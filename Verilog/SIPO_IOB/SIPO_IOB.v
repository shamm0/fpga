==> flow/design.v <==
module SIPO_IOB(CLOCK_IOB, EN_IOB, RES_IOB, DAT_IN_IOB, DAT_OUT_IOB);
input CLOCK_IOB, EN_IOB, RES_IOB, DAT_IN_IOB;
output reg[111:0]DAT_OUT_IOB;
always@(posedge CLOCK_IOB)
if(~RES_IOB)
begin
if(EN_IOB)
begin
  DAT_OUT_IOB[7]<=DAT_IN_IOB;   
  DAT_OUT_IOB[6]<=DAT_OUT_IOB[7];
  DAT_OUT_IOB[5]<=DAT_OUT_IOB[6];
  DAT_OUT_IOB[4]<=DAT_OUT_IOB[5];
  DAT_OUT_IOB[3]<=DAT_OUT_IOB[4];
  DAT_OUT_IOB[2]<=DAT_OUT_IOB[3];
  DAT_OUT_IOB[1]<=DAT_OUT_IOB[2];
  DAT_OUT_IOB[0]<=DAT_OUT_IOB[1];
end
else
begin
  DAT_OUT_IOB = DAT_OUT_IOB;
end
end
else
begin
  DAT_OUT_IOB = 1'b0;
end
endmodule
* Tool chain data of SIPO_IOB
What the tools print for SIPO_IOB, step after step. Lines are those of the file above, counted from 1. Operators: Yosys type, input widths -> output width; for muxes data width and select width s. The mark -- stands for no value.
Inputs: top SIPO_IOB, clock port CLOCK_IOB, cell library sky130hd, library corner tt_025C_1v80

* After elaboration
Counts by Yosys on the flattened word-level netlist (proc, flatten, opt, wreduce; memories kept). Register bits leave out memories and registers merged into their read ports (data or address); mux counts leave out enables and synchronous resets folded into registers. Print and check cells are left out. Cells with the same type and inputs are merged into one.
Word-level totals: flip-flop bits (word level) 8, input bits 4, output and inout port bits 112, cells after elaboration 1

* Depth
Yosys ltp: most cells in a row. Word level: on the elaborated netlist, between registers, memories and ports. Mapped: between sequential cells and ports; inverters and the memories' decode and read muxes count.
Depth: word-level depth 0, ABC_AREA 0, depth in mapped cells 3

* Netlist
The flow's flattened synthesis, as Yosys stat reports it; memories are mapped. The netlist is that of the ABC_AREA named above (0 if unset); the other value can give another one.
Cell types (number):
- sky130_fd_sc_hd__buf_4 | 104
- sky130_fd_sc_hd__dfxtp_1 | 8
- sky130_fd_sc_hd__mux2i_1 | 8
- sky130_fd_sc_hd__nor2_1 | 8
- sky130_fd_sc_hd__buf_6 | 1
- sky130_fd_sc_hd__buf_1 | 1
- sky130_fd_sc_hd__conb_1 | 1
Synthesis totals: standard cells after synthesis 131, cell area after synthesis 1069.8 um^2, sequential part of the area 160.2 um^2, flip-flops 8, buffers 106

* Worst setup path after synthesis
Path of least setup slack by OpenSTA after synthesis, without wires, with an ideal clock, recovery checks aside; 20% of the period is set as input and as output delay. Where synthesis merged equal registers, the netlist keeps one of their names.
Timing post-synthesis: kind register to register, start point register DAT_OUT_IOB[1], end point register DAT_OUT_IOB[0], period 0.595 ns, time at the first pin 0.000 ns, data arrival time 0.494 ns, data required time 0.471 ns, path slack -0.023 ns, delay of the path 0.618 ns, driving pins on the path 3, buffers on the path 0, synthesis period reached 0.618 ns
"delay of the path" is the arrival time less input delay plus setup time. "driving pins on the path": output pins that drive a net of the path, with the launching flip-flop's if there is one; two outputs of one cell count as two. "synthesis period reached" is the clock period less the worst setup slack; recovery checks do not enter. This is arithmetic on one report: input and output delays are still those of the set period (20% each). At most two assigning lines are given for a register; there are more.
Between the ends, post-synthesis: cell sequence sky130_fd_sc_hd__dfxtp_1 > sky130_fd_sc_hd__mux2i_1 > sky130_fd_sc_hd__nor2_1
RTL lines, path post-synthesis:
- from (decl) | RTL line 3 | output reg[111:0]DAT_OUT_IOB;
- from (assign) | RTL line 15 | DAT_OUT_IOB[1]<=DAT_OUT_IOB[2];
- from (assign) | RTL line 20 | DAT_OUT_IOB = DAT_OUT_IOB;
- to (assign) | RTL line 16 | DAT_OUT_IOB[0]<=DAT_OUT_IOB[1];
- to (assign) | RTL line 20
- to (decl) | RTL line 3
Chain of elaborated cells between the ends: none given.

==> results <==
Design SIPO_IOB on sky130hd. What follows are 2 stored runs of the flow, each under its own settings; their order means nothing. The constraints put input and output delay at 20% of the set period each and load the outputs with 0.01 pF.

* Flow run A | settings: period_ns 0.463; CORE_UTILIZATION 48; SETUP_SLACK_MARGIN -0.04; PLACE_DENSITY_LB_ADDON 0.13; CORE_MARGIN 6; CELL_PAD_IN_SITES_GLOBAL_PLACEMENT 3; TNS_END_PERCENT 10; ABC_AREA 0; GPL_TIMING_DRIVEN 1; SLEW_MARGIN 15; MIN_ROUTING_LAYER met1; CAP_MARGIN 20 | no results, placement failed with FLW-0024
* Flow run B | settings: period_ns 0.693; CORE_UTILIZATION 40; PLACE_DENSITY 0.36; CELL_PAD_IN_SITES_GLOBAL_PLACEMENT 3; TNS_END_PERCENT 15; GPL_TIMING_DRIVEN 1; GPL_ROUTABILITY_DRIVEN 0; CTS_CLUSTER_DIAMETER 367; CAP_MARGIN 5; CORE_MARGIN 2; SLEW_MARGIN 20 | no results, placement failed with GPL-0301

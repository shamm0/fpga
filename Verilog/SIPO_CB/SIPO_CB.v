==> flow/design.v <==
module SIPO_CB(CLOCK_CB, EN_CB, RES_CB, DAT_IN_CB, DAT_OUT_CB);
input CLOCK_CB, EN_CB, RES_CB, DAT_IN_CB;
output reg[111:0]DAT_OUT_CB;
always@(posedge CLOCK_CB)
if(~RES_CB)
begin
if(EN_CB)
begin
  DAT_OUT_CB[111]<=DAT_IN_CB;   
  DAT_OUT_CB[110]<=DAT_OUT_CB[111];
  DAT_OUT_CB[109]<=DAT_OUT_CB[110];
  DAT_OUT_CB[108]<=DAT_OUT_CB[109];
  DAT_OUT_CB[107]<=DAT_OUT_CB[108];
  DAT_OUT_CB[106]<=DAT_OUT_CB[107];
  DAT_OUT_CB[105]<=DAT_OUT_CB[106];
  DAT_OUT_CB[104]<=DAT_OUT_CB[105];
  DAT_OUT_CB[103]<=DAT_OUT_CB[104];
  DAT_OUT_CB[102]<=DAT_OUT_CB[103];
  DAT_OUT_CB[101]<=DAT_OUT_CB[102];
  DAT_OUT_CB[100]<=DAT_OUT_CB[101];
  DAT_OUT_CB[99]<=DAT_OUT_CB[100];
  DAT_OUT_CB[98]<=DAT_OUT_CB[99];
  DAT_OUT_CB[97]<=DAT_OUT_CB[98];
  DAT_OUT_CB[96]<=DAT_OUT_CB[97];
  DAT_OUT_CB[95]<=DAT_OUT_CB[96];
  DAT_OUT_CB[94]<=DAT_OUT_CB[95];
  DAT_OUT_CB[93]<=DAT_OUT_CB[94];
  DAT_OUT_CB[92]<=DAT_OUT_CB[93];
  DAT_OUT_CB[91]<=DAT_OUT_CB[92];
  DAT_OUT_CB[90]<=DAT_OUT_CB[91];
  DAT_OUT_CB[89]<=DAT_OUT_CB[90];
  DAT_OUT_CB[88]<=DAT_OUT_CB[89];
  DAT_OUT_CB[87]<=DAT_OUT_CB[88];
  DAT_OUT_CB[86]<=DAT_OUT_CB[87];
  DAT_OUT_CB[85]<=DAT_OUT_CB[86];
  DAT_OUT_CB[84]<=DAT_OUT_CB[85];
  DAT_OUT_CB[83]<=DAT_OUT_CB[84];
  DAT_OUT_CB[82]<=DAT_OUT_CB[83];
  DAT_OUT_CB[81]<=DAT_OUT_CB[82];
  DAT_OUT_CB[80]<=DAT_OUT_CB[81];
  DAT_OUT_CB[79]<=DAT_OUT_CB[80];
  DAT_OUT_CB[78]<=DAT_OUT_CB[79];
  DAT_OUT_CB[77]<=DAT_OUT_CB[78];
  DAT_OUT_CB[76]<=DAT_OUT_CB[77];
  DAT_OUT_CB[75]<=DAT_OUT_CB[76];
  DAT_OUT_CB[74]<=DAT_OUT_CB[75];
  DAT_OUT_CB[73]<=DAT_OUT_CB[74];
  DAT_OUT_CB[72]<=DAT_OUT_CB[73]; 
  DAT_OUT_CB[71]<=DAT_OUT_CB[72];
  DAT_OUT_CB[70]<=DAT_OUT_CB[71];
  DAT_OUT_CB[69]<=DAT_OUT_CB[70];
  DAT_OUT_CB[68]<=DAT_OUT_CB[69];
  DAT_OUT_CB[67]<=DAT_OUT_CB[68];
  DAT_OUT_CB[66]<=DAT_OUT_CB[67];
  DAT_OUT_CB[65]<=DAT_OUT_CB[66];
  DAT_OUT_CB[64]<=DAT_OUT_CB[65];
  DAT_OUT_CB[63]<=DAT_OUT_CB[64];
  DAT_OUT_CB[62]<=DAT_OUT_CB[63];
  DAT_OUT_CB[61]<=DAT_OUT_CB[62];
  DAT_OUT_CB[60]<=DAT_OUT_CB[61];
  DAT_OUT_CB[59]<=DAT_OUT_CB[60];
  DAT_OUT_CB[58]<=DAT_OUT_CB[59];
  DAT_OUT_CB[57]<=DAT_OUT_CB[58];
  DAT_OUT_CB[56]<=DAT_OUT_CB[57];
  DAT_OUT_CB[55]<=DAT_OUT_CB[56];
  DAT_OUT_CB[54]<=DAT_OUT_CB[55];
  DAT_OUT_CB[53]<=DAT_OUT_CB[54];
  DAT_OUT_CB[52]<=DAT_OUT_CB[53];
  DAT_OUT_CB[51]<=DAT_OUT_CB[52];
  DAT_OUT_CB[50]<=DAT_OUT_CB[51];
  DAT_OUT_CB[49]<=DAT_OUT_CB[50];
  DAT_OUT_CB[48]<=DAT_OUT_CB[49];
  DAT_OUT_CB[47]<=DAT_OUT_CB[48];
  DAT_OUT_CB[46]<=DAT_OUT_CB[47];
  DAT_OUT_CB[45]<=DAT_OUT_CB[46];
  DAT_OUT_CB[44]<=DAT_OUT_CB[45];
  DAT_OUT_CB[43]<=DAT_OUT_CB[44];
  DAT_OUT_CB[42]<=DAT_OUT_CB[43];
  DAT_OUT_CB[41]<=DAT_OUT_CB[42];
  DAT_OUT_CB[40]<=DAT_OUT_CB[41];
  DAT_OUT_CB[39]<=DAT_OUT_CB[40];
  DAT_OUT_CB[38]<=DAT_OUT_CB[39];
  DAT_OUT_CB[37]<=DAT_OUT_CB[38];
  DAT_OUT_CB[36]<=DAT_OUT_CB[37];
  DAT_OUT_CB[35]<=DAT_OUT_CB[36];
  DAT_OUT_CB[34]<=DAT_OUT_CB[35];
  DAT_OUT_CB[33]<=DAT_OUT_CB[34];
  DAT_OUT_CB[32]<=DAT_OUT_CB[33];
  DAT_OUT_CB[31]<=DAT_OUT_CB[32];
  DAT_OUT_CB[30]<=DAT_OUT_CB[31];
  DAT_OUT_CB[29]<=DAT_OUT_CB[30];
  DAT_OUT_CB[28]<=DAT_OUT_CB[29];
  DAT_OUT_CB[27]<=DAT_OUT_CB[28];
  DAT_OUT_CB[26]<=DAT_OUT_CB[27];
  DAT_OUT_CB[25]<=DAT_OUT_CB[26];
  DAT_OUT_CB[24]<=DAT_OUT_CB[25];
  DAT_OUT_CB[23]<=DAT_OUT_CB[24];
  DAT_OUT_CB[22]<=DAT_OUT_CB[23];
  DAT_OUT_CB[21]<=DAT_OUT_CB[22];
  DAT_OUT_CB[20]<=DAT_OUT_CB[21];
  DAT_OUT_CB[19]<=DAT_OUT_CB[20];
  DAT_OUT_CB[18]<=DAT_OUT_CB[19];
  DAT_OUT_CB[17]<=DAT_OUT_CB[18];
  DAT_OUT_CB[16]<=DAT_OUT_CB[17];
  DAT_OUT_CB[15]<=DAT_OUT_CB[16];
  DAT_OUT_CB[14]<=DAT_OUT_CB[15];
  DAT_OUT_CB[13]<=DAT_OUT_CB[14];
  DAT_OUT_CB[12]<=DAT_OUT_CB[13];
  DAT_OUT_CB[11]<=DAT_OUT_CB[12];
  DAT_OUT_CB[10]<=DAT_OUT_CB[11];
  DAT_OUT_CB[9]<=DAT_OUT_CB[10];
  DAT_OUT_CB[8]<=DAT_OUT_CB[9];
  DAT_OUT_CB[7]<=DAT_OUT_CB[8];
  DAT_OUT_CB[6]<=DAT_OUT_CB[7];
  DAT_OUT_CB[5]<=DAT_OUT_CB[6];
  DAT_OUT_CB[4]<=DAT_OUT_CB[5];
  DAT_OUT_CB[3]<=DAT_OUT_CB[4];
  DAT_OUT_CB[2]<=DAT_OUT_CB[3];
  DAT_OUT_CB[1]<=DAT_OUT_CB[2];
  DAT_OUT_CB[0]<=DAT_OUT_CB[1];
end
else
begin
  DAT_OUT_CB = DAT_OUT_CB;
end
end
else
begin
  DAT_OUT_CB = 1'b0;
end
endmodule
From RTL to reports: SIPO_CB
Tool output for the design above, in the order of the flow.
Lines are those of the file above, counted from 1.
Operators: Yosys type, input widths -> output width; for muxes data width and select width s.
Cell names lack the library's common part.
{ "design": {"design": "SIPO_CB", "clock_port": "CLOCK_CB", "library": "sky130hd", "lib_corner": "tt_025C_1v80"} }

Word level
Source: Yosys, flattened and elaborated, memories not mapped. Widths are those after wreduce; folded enables and synchronous resets count as part of the registers. Registers that Yosys merges into a memory's read port (data or address) are not register bits. Print and check cells do not count. Equal cells are merged and count once.
{ "word_totals": {"reg_bits": 112, "in_bits": 4, "out_inout_bits": 112} }

Logic depth
Depth = most cells in a row (Yosys ltp): at word level without a register or memory, in the mapped netlist without a sequential cell, where the memories' decode and read muxes count.
{ "logic_depth": {"ltp_word": 0, "abc_area": 1, "depth_mapped": 6, "mapped_depth_nobuf": 4} }

After synthesis
Yosys stat after the flow's synthesis: flattened, memories mapped to cells. It holds for the ABC_AREA given above (unset counts as 0); a run with the other value may have another netlist.
Totals and module areas in this step are rounded.
{ "synth_totals": {"cell_count": 710, "synth_area_mm2": 0.0046, "seqArea_mm2": 0.00224, "ffs": 112, "buffers": 37} }
{ "types": {"columns": ["type", "count", "area_total_um2"], "rows": [
  ["dfxtp_1", 112, 2242.15],
  ["nand2_1", 224, 840.806],
  ["nor2_1", 224, 840.806],
  ["inv_1", 113, 424.157],
  ["buf_4", 13, 97.594],
  ["buf_2", 15, 75.072],
  ["buf_6", 6, 67.565],
  ["clkbuf_1", 3, 11.261]
]} }

Timing after synthesis
OpenSTA on the mapped netlist: ideal clock, no wires. The path of least setup slack (recovery checks aside). Input and output delay are each 20% of the period. Register names are those of the netlist, which keeps one name where synthesis merged equal registers.
{ "synth_timing": {"kind": "in2reg", "from": "in EN_CB", "to": "reg DAT_OUT_CB[100]", "clock_period_ps": 1880, "setup_ps": 113, "arrival_ps": 955, "setup_slack_ps": 813, "path_delay_ps": 692, "driving_pins": 5, "path_buffers": 3, "period_less_setup_slack_ps": 1067} }
"path_delay_ps" is the arrival time less input delay plus setup time.
"driving_pins" counts driving pins, that of a launching flip-flop among them; a cell with two outputs on the path counts twice.
"period_less_setup_slack_ps" is the clock period less the worst setup slack; recovery checks do not enter. This is arithmetic on one report: input and output delays are still those of the set period (20% each).
At most two assigning lines are given for a register; there are more.
{ "synth_between": {"path_cell_list": "buf_4 > buf_4 > buf_4 > nor2_1 > nor2_1"} }
{ "synth_lines": {"columns": ["element", "line", "text"], "rows": [
  ["start: declaration", 2, "input CLOCK_CB, EN_CB, RES_CB, DAT_IN_CB;"],
  ["end: assignment", 20, "DAT_OUT_CB[100]<=DAT_OUT_CB[101];"],
  ["end: assignment", 124, "DAT_OUT_CB = DAT_OUT_CB;"],
  ["end: declaration", 3, "output reg[111:0]DAT_OUT_CB;"]
]} }
No chain of elaborated cells between the ends is given.

Worst path after layout
From the final timing report of job 2: the path of least setup slack in the routed layout; clock arrival at registers is part of the times.
The report prints the path's times to 10 ps; the period is as set.
{ "layout_timing": {"kind": "reg2out", "from": "reg DAT_OUT_CB[100]", "to": "out DAT_OUT_CB[100]", "clock_period_ps": 672, "output_delay_ps": 130, "arrival_ps": 820, "setup_slack_ps": -280, "driving_pins": 2, "path_buffers": 1} }
At most two assigning lines are given for a register; there are more.
{ "layout_between": {"path_cell_list": "dfxtp_2 > buf_6", "elab_chain_cells": 0, "cells_between": 0, "lines_between": 0} }
{ "layout_lines": {"columns": ["element", "line", "text"], "rows": [
  ["start: declaration", 3, "output reg[111:0]DAT_OUT_CB;"],
  ["start: assignment", 20, "DAT_OUT_CB[100]<=DAT_OUT_CB[101];"],
  ["start: assignment", 124, "DAT_OUT_CB = DAT_OUT_CB;"],
  ["end: declaration", 3, null]
]} }

Wiki page: SIPO_CB / flow data

SIPO_CB through Yosys and OpenROAD on sky130hd: 2 stored runs, unordered, with their settings and measured results. The constraints put input and output delay at 20% of the set period each and load the outputs with 0.01 pF.
By "achieved_period_ps" is meant the clock period of the run minus its worst setup slack. This is arithmetic on one report: input and output delays are still those of the set period (20% each).
"worst_setup_path_time_ps": the worst setup path's part of the clock period (all of it between registers, 20% less for each end at a port) less its slack. A launch clock that arrives late makes it longer, a capture clock that arrives late makes it shorter.
"total_power_w" is the tool's figure for a default switching activity; nothing was simulated.
"worst_setup_path_time_ps" is known to 10 ps.
The results are shown rounded.

Job 1
==> flow/run.sh <==
#!/bin/bash
# the make line also repeats the synthesis and layout settings of config.mk as NAME=value (left out here)
make -C /OpenROAD-flow-scripts/flow DESIGN_CONFIG=/design/flow/config.mk WORK_HOME=/design/flow/orfs CLKGATE_MAP_FILE= finish
==> flow/config.mk <==
export PLATFORM = sky130hd
export DESIGN_NAME = SIPO_CB
export DESIGN_NICKNAME = SIPO_CB
export VERILOG_FILES = /design/flow/design.v
export SDC_FILE = /design/flow/constraint.sdc
export NUM_CORES = 4
export LEC_CHECK = 0
export CAP_MARGIN = 20
export CELL_PAD_IN_SITES_DETAIL_PLACEMENT = 2
export CELL_PAD_IN_SITES_GLOBAL_PLACEMENT = 1
export CORE_ASPECT_RATIO = 1.39
export CORE_MARGIN = 2
export CORE_UTILIZATION = 55
export CTS_CLUSTER_DIAMETER = 335
export GPL_TIMING_DRIVEN = 0
export SLEW_MARGIN = 25
==> flow/constraint.sdc <==
create_clock -name core_clock -period 1.64 [get_ports {CLOCK_CB}]
set_input_delay 0.3280 -clock core_clock [delete_from_list [all_inputs] [get_ports {CLOCK_CB}]]
set_output_delay 0.3280 -clock core_clock [all_outputs]
set_load 0.01 [all_outputs]

==> results of job 1, as JSON <==
{
  "outcome": "not finished: placement ended with error GPL-0301"
}

Job 2
==> flow/run.sh <==
#!/bin/bash
# the make line also repeats the synthesis and layout settings of config.mk as NAME=value (left out here)
make -C /OpenROAD-flow-scripts/flow DESIGN_CONFIG=/design/flow/config.mk WORK_HOME=/design/flow/orfs CLKGATE_MAP_FILE= finish
==> flow/config.mk <==
export PLATFORM = sky130hd
export DESIGN_NAME = SIPO_CB
export DESIGN_NICKNAME = SIPO_CB
export VERILOG_FILES = /design/flow/design.v
export SDC_FILE = /design/flow/constraint.sdc
export NUM_CORES = 4
export LEC_CHECK = 0
export ABC_AREA = 1
export CAP_MARGIN = 20
export CORE_MARGIN = 4
export CORE_UTILIZATION = 20
export CTS_CLUSTER_DIAMETER = 286
export CTS_CLUSTER_SIZE = 55
export GPL_TIMING_DRIVEN = 0
export MAX_ROUTING_LAYER = met4
export MIN_ROUTING_LAYER = met1
export PLACE_DENSITY = 0.52
export SETUP_SLACK_MARGIN = 0.09
export SLEW_MARGIN = 20
export TNS_END_PERCENT = 90
==> flow/constraint.sdc <==
create_clock -name core_clock -period 0.672 [get_ports {CLOCK_CB}]
set_input_delay 0.1344 -clock core_clock [delete_from_list [all_inputs] [get_ports {CLOCK_CB}]]
set_output_delay 0.1344 -clock core_clock [all_outputs]
set_load 0.01 [all_outputs]

==> results of job 2, as JSON <==
{
  "finalCellArea_mm2": 0.00838,
  "achieved_period_ps": 951,
  "timing.hold.ws_ps": 259,
  "synthArea_mm2": 0.0046,
  "final_setup_ws_ps": -279,
  "utilization_pct": 37.0,
  "worst_setup_path_time_ps": 820,
  "worst_path_kind": "reg2out",
  "total_power_w": 0.0171,
  "design_die_area_mm2": 0.0255,
  "tns_ps": -34600
}
